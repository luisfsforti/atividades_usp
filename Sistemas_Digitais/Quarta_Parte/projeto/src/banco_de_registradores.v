==> flow/design.v <==
`timescale 1 ns/100 ps
module banco_de_registradores #(parameter Size=8)
	(output [Size-1:0] rd1, rd2, input clk, clr_n, we, input [Size-1:0] wd, input [1:0] a1, a2);
	wire [3:0] Y;
	wire [Size-1:0] A3, A2, A1, A0;
	decod24 Decod (we, a1, Y);
	registrador #(Size) R1 (A3, clk, Y[3], clr_n, wd);
	registrador #(Size) R2 (A2, clk, Y[2], clr_n, wd);
	registrador #(Size) R3 (A1, clk, Y[1], clr_n, wd);
	registrador #(Size) R4 (A0, clk, Y[0], clr_n, wd);
	mux41 #(Size) mux1 (rd2, a2, A0, A1, A2, A3);
	mux41 #(Size) mux2 (rd1, a1, A0, A1, A2, A3);
endmodule
module decod24 (en, A, Y);
	input en;
	input [1:0] A;
	output [3:0] Y;
	assign Y[0] = (en) ? ~A[1] & ~A[0] : 1'b0; 
	assign Y[1] = (en) ? ~A[1] & A[0] : 1'b0; 
	assign Y[2] = (en) ? A[1] & ~A[0] : 1'b0; 
	assign Y[3] = (en) ? A[1] & A[0] : 1'b0; 
endmodule
module mux41 #(parameter Size=8)
  (Y, S, A0, A1, A2, A3);
  	output [Size-1:0] Y; 
	input [1:0] S;
	input [Size-1:0] A0;
	input [Size-1:0] A1;
	input [Size-1:0] A2;
	input [Size-1:0] A3;
	assign Y = S[0] ? (S[1] ? A3 : A1) : (S[1] ? A2 : A0);
endmodule
module registrador #(parameter Size=8)
   (output reg [Size-1:0] q, input clk, en, rstn, input [Size-1:0] d);
	always @ (negedge clk or negedge rstn)
		if (~rstn)
         		q = 0;
		else begin
			if (en)
				q = d;
		end
endmodule
### Reports on banco_de_registradores

Tool output for the design above, in the order of the flow.
Lines are those of the file above, counted from 1.
Operators: Yosys type, input widths -> output width; for muxes data width and select width s.
Library cell names are shortened.
A cell with - has no value.

| set-up | value |
|---|---|
| top | banco_de_registradores |
| clock | clk |
| library | sky130hd |
| corner | tt_025C_1v80 |

### Word-level counts

Counts by Yosys on the flattened word-level netlist (proc, flatten, opt, wreduce; memories kept). Register bits leave out memories and registers merged into their read ports (data or address); mux counts leave out enables and synchronous resets folded into registers. Print and check cells are left out. Cells with the same type and inputs are merged into one.

| cells by class | value |
|---|---|
| muxes and demuxes | 10 |
| bitwise logic cells | 6 |

Operators by type and width:

| cell | number |
|---|---|
| $mux 8 | 6 |
| $and 1x1->1 | 4 |
| $mux 1 | 4 |
| $not 1->1 | 2 |

| storage and ports | value |
|---|---|
| word-level cells | 20 |
| bits of input ports | 15 |
| output and inout port bits | 16 |
| bits in registers | 32 |

### Depth

Longest topological path by Yosys (ltp), each cell counted once; first at word level (registers and memories cut), then after technology mapping (sequential cells cut; the memories' decode and read muxes count).

| logic depth | value |
|---|---|
| depth after elaboration | 3 |
| ABC_AREA | 0 |
| depth in mapped cells | 3 |
| depth with buffers taken out | 2 |

### Synthesis result

Yosys stat after the flow's synthesis: flattened, memories mapped to cells. It holds for the ABC_AREA given above (unset counts as 0); a run with the other value may have another netlist.

| synthesis totals | value |
|---|---|
| mapped area | 0.0016153 mm² |
| sequential part of the area | 0.0008008 mm² |
| flip-flops | 32 |
| standard cells after synthesis | 88 |
| buffer cells | 4 |

Cell types:

| cell | number | area in all (µm²) |
|---|---|---|
| dfrtn_1 | 32 | 800.768 |
| mux2_2 | 32 | 360.346 |
| mux4_2 | 13 | 292.781 |
| mux4_1 | 3 | 78.826 |
| buf_6 | 2 | 22.522 |
| nand3b_2 | 2 | 22.522 |
| nor3b_4 | 1 | 18.768 |
| nand3_2 | 1 | 10.01 |
| buf_2 | 1 | 5.005 |
| buf_1 | 1 | 3.754 |

By module: a second synthesis without flattening, with its own total; a netlist apart from the flattened one above.

| second synthesis, totals | value |
|---|---|
| cells (unflattened synthesis) | 92 |
| area total of the unflattened synthesis | 0.0017567 mm² |

Rows give one instance, submodules left out.

Modules:

| module | area (mm²) | seq. area (mm²) | cells | times used |
|---|---|---|---|---|
| registrador #(Size=8) | 0.0003316 | 0.0002002 | 17 | 4 |
| mux41 #(Size=8) | 0.0001964 | 0 | 10 | 2 |
| decod24 | 0.0000375 | 0 | 4 | 1 |
| banco_de_registradores | 0 | 0 | 0 | 1 |

FLOW RESULTS
============

Measured results for banco_de_registradores: 2 stored runs of the Yosys and OpenROAD flow on sky130hd. The settings differ; the order carries no meaning. The constraints put input and output delay at 20% of the set period each and load the outputs with 0.01 pF.
A setting shown as - is not set for that run.
Results: - = not shown.

| run | period_ns | CORE_UTILIZATION | SETUP_SLACK_MARGIN | CORE_ASPECT_RATIO | CORE_MARGIN | TNS_END_PERCENT | GPL_TIMING_DRIVEN | CTS_CLUSTER_DIAMETER | CAP_MARGIN | SLEW_MARGIN | MIN_ROUTING_LAYER | MAX_ROUTING_LAYER | lowest setup slack (ps) | summed negative setup slack (ps) | worst hold slack in the final report (ps) | area of the synthesized netlist (mm²) | area of the die (mm²) | utilization in the final report (%) |
|---|---|---|---|---|---|---|---|---|---|---|---|---|---|---|---|---|---|---|
| run A | 4.46 | 63 | 0.83 | 1.55 | 6 | 65 | 1 | 218 | 0 | 40 | met2 | met4 | - | - | - | - | - | - |
| run B | 2.83 | 40 | - | - | 2 | - | - | - | 20 | 20 | - | - | -423 | -6498 | 471 | 0.0016153 | 0.0045623 | 54.4 |

Run A: stopped before the end: routing reported DPL-0038
